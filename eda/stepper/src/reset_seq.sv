==> flow/design.v <==
`default_nettype none
module reset_seq #(
    parameter int RESET_DELAY_CYCLES = 16
)(
    input wire reset_in,
    input wire clock,
    output logic reset_out
);
logic [RESET_DELAY_CYCLES:0] reset_seq;
initial begin
  reset_seq = '1;
end
always_ff @(posedge clock) begin
  if(reset_in) begin
    reset_seq = '1;
  end
  else begin
    reset_seq <= reset_seq >> 1;
  end
end
assign reset_out = reset_seq[0];
endmodule
`default_nettype wire
From RTL to reports: reset_seq
What the tools print for reset_seq, step after step.
Line numbers count from 1 in the design file above.
Operators carry their Yosys type and port widths (W data, S select, Z words).
Library cell names are shortened.
{"block": "setup", "top": "reset_seq", "clock": "clock", "cell_library": "sky130hd", "pvt_corner": "tt_025C_1v80"}

After elaboration
Source: Yosys, flattened and elaborated, memories not mapped. Widths are those after wreduce; folded enables and synchronous resets count as part of the registers. Registers that Yosys merges into a memory's read port (data or address) are not register bits. Print and check cells do not count. Equal cells are merged and count once.
{"block": "word_totals", "ff_bits": 17, "out_inout_bits": 1, "input_bits": 2, "wordCells": 1}

Longest topological paths
Depth = most cells in a row (Yosys ltp): at word level without a register or memory, in the mapped netlist without a sequential cell, where the memories' decode and read muxes count.
{"block": "logic_depth", "depth_word": 0, "abc_area": 0, "depth_mapped": 2, "ltp_nobuf": 1}

Synthesis result
Source: synth_stat.txt of the flow (Yosys; design flattened, memories mapped). It holds for the ABC_AREA given above (unset counts as 0); a run with the other value may have another netlist.
The area totals of this step are shown rounded.
{"block": "mapped", "cells": 34, "seq_area_mm2": 0.00034, "ff_cells": 17, "yosys_area_mm2": 0.00045, "buf_cells": 1}
{"block": "by_type", "cell": "dfxtp_1", "count": 17, "area_total_um2": 340.326}
{"block": "by_type", "cell": "or2_1", "count": 16, "area_total_um2": 100.096}
{"block": "by_type", "cell": "buf_6", "count": 1, "area_total_um2": 11.261}

Path before layout
OpenSTA on the mapped netlist: ideal clock, no wires. The path of least setup slack (recovery checks aside). Input and output delay are each 20% of the period. Register names are those of the netlist, which keeps one name where synthesis merged equal registers.
{"block": "synth_path", "path_kind": "reg2reg", "from": "reg reset_seq[14]", "to": "reg reset_seq[13]", "t_arrival_ps": 470, "slack_ps": 41, "path_buffers": 0, "t_first_pin_ps": 0, "period_ps": 631, "path_stages": 2, "setup_time_ps": 120, "delay_ps": 590, "t_required_ps": 511, "period_less_setup_slack_ps": 590}
"delay_ps" = arrival - input delay + setup time.
"path_stages" counts driving pins, that of a launching flip-flop among them; a cell with two outputs on the path counts twice.
"period_less_setup_slack_ps" is the clock period less the worst setup slack; recovery checks do not enter. This is arithmetic on one report: input and output delays are still those of the set period (20% each).
{"block": "synth_between", "cell_sequence": "dfxtp_1 -> or2_1", "elab_chain_len": 0, "cone_cells": 0, "lines_between": 0}
{"block": "synth_rtl", "item": "start: declaration", "line": 9, "text": "logic [RESET_DELAY_CYCLES:0] reset_seq;"}
{"block": "synth_rtl", "item": "start: assignment", "line": 15, "text": "reset_seq = '1;"}
{"block": "synth_rtl", "item": "start: assignment", "line": 18, "text": "reset_seq <= reset_seq >> 1;"}
{"block": "synth_rtl", "item": "end: assignment", "line": 15}
{"block": "synth_rtl", "item": "end: assignment", "line": 18}
{"block": "synth_rtl", "item": "end: declaration", "line": 9}

Appendix: runs

Design reset_seq on sky130hd. What follows are 2 stored runs of the flow, each under its own settings; their order means nothing. The constraints put input and output delay at 20% of the set period each and load the outputs with 0.01 pF.

{"run": "job 1", "settings": { "period_ns": 0.406, "CORE_UTILIZATION": 70, "SETUP_SLACK_MARGIN": 0.02, "PLACE_DENSITY_LB_ADDON": 0.17, "CELL_PAD_IN_SITES_GLOBAL_PLACEMENT": 2, "ABC_AREA": 0, "MIN_ROUTING_LAYER": "met1", "MAX_ROUTING_LAYER": "met5", "CAP_MARGIN": 20, "CORE_MARGIN": 2, "SLEW_MARGIN": 20 }, "outcome": "stopped before the end: floorplanning reported PDN-0185"}
{"run": "job 2", "settings": { "period_ns": 0.777, "CORE_UTILIZATION": 66, "SETUP_SLACK_MARGIN": -0.02, "PLACE_DENSITY": 0.61, "HOLD_SLACK_MARGIN": 0.25, "CELL_PAD_IN_SITES_GLOBAL_PLACEMENT": 3, "GPL_ROUTABILITY_DRIVEN": 1, "CTS_CLUSTER_DIAMETER": 150, "CAP_MARGIN": 10, "SLEW_MARGIN": 40, "MAX_ROUTING_LAYER": "met4", "CORE_MARGIN": 2 }, "outcome": "stopped before the end: floorplanning reported PDN-0185"}
